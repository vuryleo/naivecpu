==> flow/design.v <==
module IFRenderer (
  input [10:0] x, y,
  input [10:0] cx, cy,
  input [15:0] pc, ir,
  output wor hit
);
registerRenderer pcRenderer (
  x, y,
  cx, cy - 30,
  4'hc, pc,
  hit
);
registerRenderer irRenderer (
  x, y,
  cx, cy + 30,
  4'h1, ir,
  hit
);
endmodule
module VGAEngine (
  input clk, rst,
  output reg hs, vs,
  output reg[10:0] x, y
);
localparam H_RESULOTION = 640,
  H_FRONT_PORCH = 16,
  H_SYNC_PULSE = 96,
  H_BACK_PORCH = 48,
  H_TOTAL = 800;  
localparam V_RESULOTION = 480,
  V_FRONT_PORCH = 10,
  V_SYNC_PULSE = 2,
  V_BACK_PORCH = 33,
  V_TOTAL = 525;  
always @ (negedge clk, negedge rst)  
begin
  if (!rst)
    x = 0;
  else
  begin
    if (x == H_TOTAL - 1)
      x = 0;
    else
      x = x + 1;
  end
end
always @ (negedge clk, negedge rst)  
begin
  if (!rst)
    y = 0;
  else
  begin
    if (x == H_TOTAL - 1)
      if (y == V_TOTAL - 1)
        y = 0;
      else
        y = y + 1;
  end
end
always @ (negedge clk, negedge rst)  
begin
  if (!rst)
    hs = 1;
  else
  begin
    if (x >= H_RESULOTION + H_FRONT_PORCH - 1 && x < H_RESULOTION + H_FRONT_PORCH + H_SYNC_PULSE - 1)
      hs = 0;
    else
      hs = 1;
  end
end
always @ (negedge clk, negedge rst)  
begin
  if (!rst)
    vs = 1;
  else
  begin
    if (y >= V_RESULOTION + V_FRONT_PORCH - 1 && y < V_RESULOTION + V_FRONT_PORCH + V_SYNC_PULSE - 1)
      vs = 0;
    else
      vs = 1;
  end
end
endmodule
module DigitRenderer (
  input [10:0] x, y,
  input [10:0] cx, cy,
  input [3:0] digit,
  output wor hit
);
reg [6:0] enable;
always @ (digit)
begin
  case (digit)
    4'h0: enable = 7'b1000000;
    4'h1: enable = 7'b1111001;
    4'h2: enable = 7'b0100100;
    4'h3: enable = 7'b0110000;
    4'h4: enable = 7'b0011001;
    4'h5: enable = 7'b0010010;
    4'h6: enable = 7'b0000010;
    4'h7: enable = 7'b1111000;
    4'h8: enable = 7'b0000000;
    4'h9: enable = 7'b0010000;
    4'hA: enable = 7'b0001000;
    4'hb: enable = 7'b0000011;
    4'hC: enable = 7'b1000110;
    4'hd: enable = 7'b0100001;
    4'hE: enable = 7'b0000110;
    4'hF: enable = 7'b0001110;
  endcase
end
RectRenderer pos0 (
  enable[0],
  x, y,
  cx, cy - 20,
  10, 5,
  hit
);
RectRenderer pos1 (
  enable[1],
  x, y,
  cx + 15, cy - 10,
  5, 10,
  hit
);
RectRenderer pos2 (
  enable[2],
  x, y,
  cx + 15, cy + 10,
  5, 10,
  hit
);
RectRenderer pos3 (
  enable[3],
  x, y,
  cx, cy + 20,
  10, 5,
  hit
);
RectRenderer pos4 (
  enable[4],
  x, y,
  cx - 15, cy + 10,
  5, 10,
  hit
);
RectRenderer pos5 (
  enable[5],
  x, y,
  cx - 15, cy - 10,
  5, 10,
  hit
);
RectRenderer pos6 (
  enable[6],
  x, y,
  cx, cy,
  10, 5,
  hit
);
endmodule
module GraphicCard (
  input clk, rst,
  input [175:0] registerVGA,
  input [15:0] IfPC, IfIR,
  input [3:0] registerS, registerM, IdRegisterT, MeRegisterT,
  input [15:0] ExCalResult, MeCalResult,
  output hs, vs,
  output [2:0] r, g, b
);
wire [10:0] x, y;
VGAEngine VGAEngineM (
  clk,
  rst,
  hs, vs,
  x, y
);
Renderer RendererM (
  x, y,
  registerVGA,
  IfPC, IfIR,
  registerS, registerM, IdRegisterT, MeRegisterT,
  ExCalResult, MeCalResult,
  r, g, b
);
endmodule
module NumberRenderer (
  input [10:0] x, y,
  input [10:0] cx, cy,
  input [15:0] number,
  output wor hit
);
DigitRenderer first (
  x, y,
  cx - 60, cy,
  number[15:12],
  hit
);
DigitRenderer second (
  x, y,
  cx - 20, cy,
  number[11:8],
  hit
);
DigitRenderer third (
  x, y,
  cx + 20, cy,
  number[7:4],
  hit
);
DigitRenderer last (
  x, y,
  cx + 60, cy,
  number[3:0],
  hit
);
endmodule
module RectRenderer (
  input enable,
  input [10:0] x, y,
  input [10:0] cx, cy,
  input [10:0] width, height,
  output reg hit
);
always @ (*)
  if (!enable)
    hit = (x > cx - width >> 1 && x < cx + width >> 1 && y > cy - height >> 1 && y < cy + height >> 1);
  else
    hit = 0;
endmodule
module RegisterHeapRenderer (
  input [10:0] x, y,
  input [10:0] cx, cy,
  input [175:0] registers,
  output wor hit
);
localparam deltaY = 60;
registerRenderer register0 (
  x, y,
  cx, cy - deltaY * 3 - deltaY / 2,
  0, registers[175:160],
  hit
);
registerRenderer register1 (
  x, y,
  cx, cy - deltaY * 2 - deltaY / 2,
  1, registers[159:144],
  hit
);
registerRenderer register6 (
  x, y,
  cx, cy + deltaY * 2 + deltaY / 2,
  6, registers[79:64],
  hit
);
registerRenderer register7 (
  x, y,
  cx, cy + deltaY * 3 + deltaY / 2,
  7, registers[63:48],
  hit
);
endmodule
module registerRenderer (
  input [10:0] x, y,
  input [10:0] cx, cy,
  input [3:0] registerIndex,
  input [15:0] registerValue,
  output wor hit
);
DigitRenderer index (
  x, y,
  cx - 100, cy,
  registerIndex,
  hit
);
NumberRenderer value (
  x, y,
  cx + 40, cy,
  registerValue,
  hit
);
endmodule
module Renderer (
  input [10:0] x, y,
  input [175:0] registerValue,
  input [15:0] IfPC, IfIR,
  input [3:0] registerS, registerM, IdRegisterT, MeRegisterT,
  input [15:0] ExCalResult, MeCalResult,
  output reg [2:0] r, g, b
);
wor hit;
always @ (x, y, hit)
begin
  r = 0;
  g = 0;
  b = 0;
  if (x < 640 && y < 480)
    if (hit)
    begin
      r = 7;
      g = 7;
      b = 7;
    end
end
RegisterHeapRenderer registerFile (
  x, y,
  200, 240,
  registerValue,
  hit
);
IFRenderer ifResgisters (
  x, y,
  500, 80,
  IfPC, IfIR,
  hit
);
registerRenderer renderExCalResult (
  x, y,
  500, 240,
  4'hE, ExCalResult,
  hit
);
registerRenderer renderMeCalResult (
  x, y,
  500, 320,
  4'hB, MeCalResult,
  hit
);
DigitRenderer renderRegisterS (
  x, y,
  400, 180,
  registerS,
  hit
);
DigitRenderer renderRegisterM (
  x, y,
  500, 180,
  registerM,
  hit
);
DigitRenderer renderRegisterIdT (
  x, y,
  600, 180,
  IdRegisterT,
  hit
);
DigitRenderer renderRegisterMeT (
  x, y,
  600, 420,
  MeRegisterT,
  hit
);
endmodule
Step by step through the tools: GraphicCard
The steps from the RTL of GraphicCard to its reports follow in flow order. Lines are those of the file above, counted from 1. Not given: --

Top: GraphicCard. Clock port: clk. Standard-cell library: sky130hd. Library corner: tt_025C_1v80.

Elaborated design
Counts by Yosys on the flattened word-level netlist (proc, flatten, opt, wreduce; memories kept). Register bits leave out memories and registers merged into their read ports (data or address); mux counts leave out enables and synchronous resets folded into registers. Print and check cells are left out. Memory sizes are those after Yosys's memory passes, which may raise the word count (mostly to a power of two), join words into wider ones and drop unused or constant bits.

Under memory bits (read-only) stands 4928. Under memories stands 44. Input bits: 258. The figure for output and inout port bits is 11. Word-level cells: 1173. The entry for flip-flop bits (word level) reads 24.

Memory list: (name not given) (words 16, width 7, rd ports 1, wr ports 0, line 94) `case (digit)`; (name not given) (words 16, width 7, rd ports 1, wr ports 0, line 94); (name not given) (words 16, width 7, rd ports 1, wr ports 0, line 94); (name not given) (words 16, width 7, rd ports 1, wr ports 0, line 94); (name not given) (words 16, width 7, rd ports 1, wr ports 0, line 94); (name not given) (words 16, width 7, rd ports 1, wr ports 0, line 94).

Further memories, not shown: 38.

For $add $sub $neg the number is 2. The entry for reduce/logical cells reads 653. For eq/ne operators the number is 2. Magnitude comparators: 154. Multiplexer cells: 314.

Operators with widths (count): logical AND 1 bit (652); less-than comparator 11 x 8 -> 1 bit with constant B (34); > comparator 11 x 8 -> 1 bit with constant B (33); two-way mux 1 bit (310); OR reduction 308 bit (1); > comparator 11 x 7 -> 1 bit with constant B (18); less-than comparator 11 x 7 -> 1 bit with constant B (17); less-than comparator 11 x 9 -> 1 bit with constant B (11); > comparator 11 x 6 -> 1 bit with constant B (10); less-than comparator 11 x 6 -> 1 bit with constant B (9); > comparator 11 x 9 -> 1 bit with constant B (7); less-than comparator 11 x 5 -> 1 bit with constant B (3); adder 11 x 1 -> 11 bit with constant B (2); less-than comparator 11 x 10 -> 1 bit with constant B (2); == test 11 x 10 -> 1 bit with constant B (2); > comparator 11 x 4 -> 1 bit with constant B (2); > comparator 11 x 5 -> 1 bit with constant B (2); two-way mux 11 bit (2); greater-or-equal comparator 11 x 10 -> 1 bit with constant B (1); > comparator 11 x 2 -> 1 bit with constant B (1); > comparator 11 x 3 -> 1 bit with constant B (1); less-than comparator 11 x 3 -> 1 bit with constant B (1); less-than comparator 11 x 4 -> 1 bit with constant B (1); greater-or-equal comparator 11 x 9 -> 1 bit with constant B (1); two-way mux 3 bit (2).

Depth
Longest topological path by Yosys (ltp), each cell counted once; first at word level (registers and memories cut), then after technology mapping (sequential cells cut; the memories' decode and read muxes count).

The figure for depth after elaboration is 8. ABC_AREA: 0. The entry for depth in mapped cells reads 16. Gate-level depth less buffers: 11.

Netlist
Yosys stat after the flow's synthesis: flattened, memories mapped to cells. It holds for the ABC_AREA given above (unset counts as 0); a run with the other value may have another netlist.

Cells by type (count): sky130_fd_sc_hd__ha_1 (222); sky130_fd_sc_hd__mux2i_1 (92); sky130_fd_sc_hd__mux4_2 (35); sky130_fd_sc_hd__o21ai_0 (156); sky130_fd_sc_hd__nor2_1 (155); sky130_fd_sc_hd__inv_1 (150); sky130_fd_sc_hd__dfrtn_1 (22); sky130_fd_sc_hd__nand2_1 (122); sky130_fd_sc_hd__mux2_2 (31); sky130_fd_sc_hd__a21oi_1 (68); sky130_fd_sc_hd__clkbuf_1 (86); sky130_fd_sc_hd__o211ai_1 (40); sky130_fd_sc_hd__nor2b_1 (47); sky130_fd_sc_hd__nor3_1 (58); sky130_fd_sc_hd__a221oi_1 (32); sky130_fd_sc_hd__o22ai_1 (40); sky130_fd_sc_hd__nand2b_1 (37); sky130_fd_sc_hd__nand3_1 (44).

Not listed: further types 74, cells in them 512.

Under mapped cells stands 1949. Under synthesis area stands 14263.7 um2. For flip-flops the number is 24.

The figures by module come from a second, unflattened synthesis with its own total; it is not the netlist above.

Cell total of the unflattened synthesis: 121075. The figure for area total of the unflattened synthesis is 898581.8 um2.

Each row is one instance without its submodules.

By module: RectRenderer (area 2715.1 um2, instances 308, sequential area 0.0 um2, cells 365); DigitRenderer (area 1209.9 um2, instances 44, sequential area 0.0 um2, cells 169); NumberRenderer (area 543.0 um2, instances 8, sequential area 0.0 um2, cells 75); registerRenderer (area 302.8 um2, instances 8, sequential area 0.0 um2, cells 42); VGAEngine (area 1223.7 um2, instances 1, sequential area 603.1 um2, cells 125); RegisterHeapRenderer (area 621.8 um2, instances 1, sequential area 0.0 um2, cells 93); IFRenderer (area 366.6 um2, instances 1, sequential area 0.0 um2, cells 48); Renderer (area 115.1 um2, instances 1, sequential area 0.0 um2, cells 17); GraphicCard (area 0.0 um2, instances 1, sequential area 0.0 um2, cells 0).

Appendix: runs

Stored flow runs of GraphicCard (2 of them; Yosys, OpenROAD, sky130hd). They differ in their settings and are not a sequence. Constraints: input delay and output delay 20% of the set period each, output load 0.01 pF.

Run A has these settings: period_ns 21.6; CORE_UTILIZATION 54; SETUP_SLACK_MARGIN 1.39; PLACE_DENSITY_LB_ADDON 0.22; CELL_PAD_IN_SITES_DETAIL_PLACEMENT 1; ABC_AREA 0; GPL_TIMING_DRIVEN 0; CTS_CLUSTER_SIZE 54; SLEW_MARGIN 25; MIN_ROUTING_LAYER met2; CAP_MARGIN 20; CORE_MARGIN 2. Outcome: unfinished; error GRT-0116 in routing.

Run B has these settings: period_ns 14.5; CORE_UTILIZATION 72; SETUP_SLACK_MARGIN 1.58; HOLD_SLACK_MARGIN 0.13; CORE_ASPECT_RATIO 0.63; CELL_PAD_IN_SITES_GLOBAL_PLACEMENT 2; CELL_PAD_IN_SITES_DETAIL_PLACEMENT 0; TNS_END_PERCENT 15; ABC_AREA 1; GPL_ROUTABILITY_DRIVEN 1; CAP_MARGIN 15; CORE_MARGIN 2; SLEW_MARGIN 20. Outcome: unfinished; error GPL-0301 in placement.
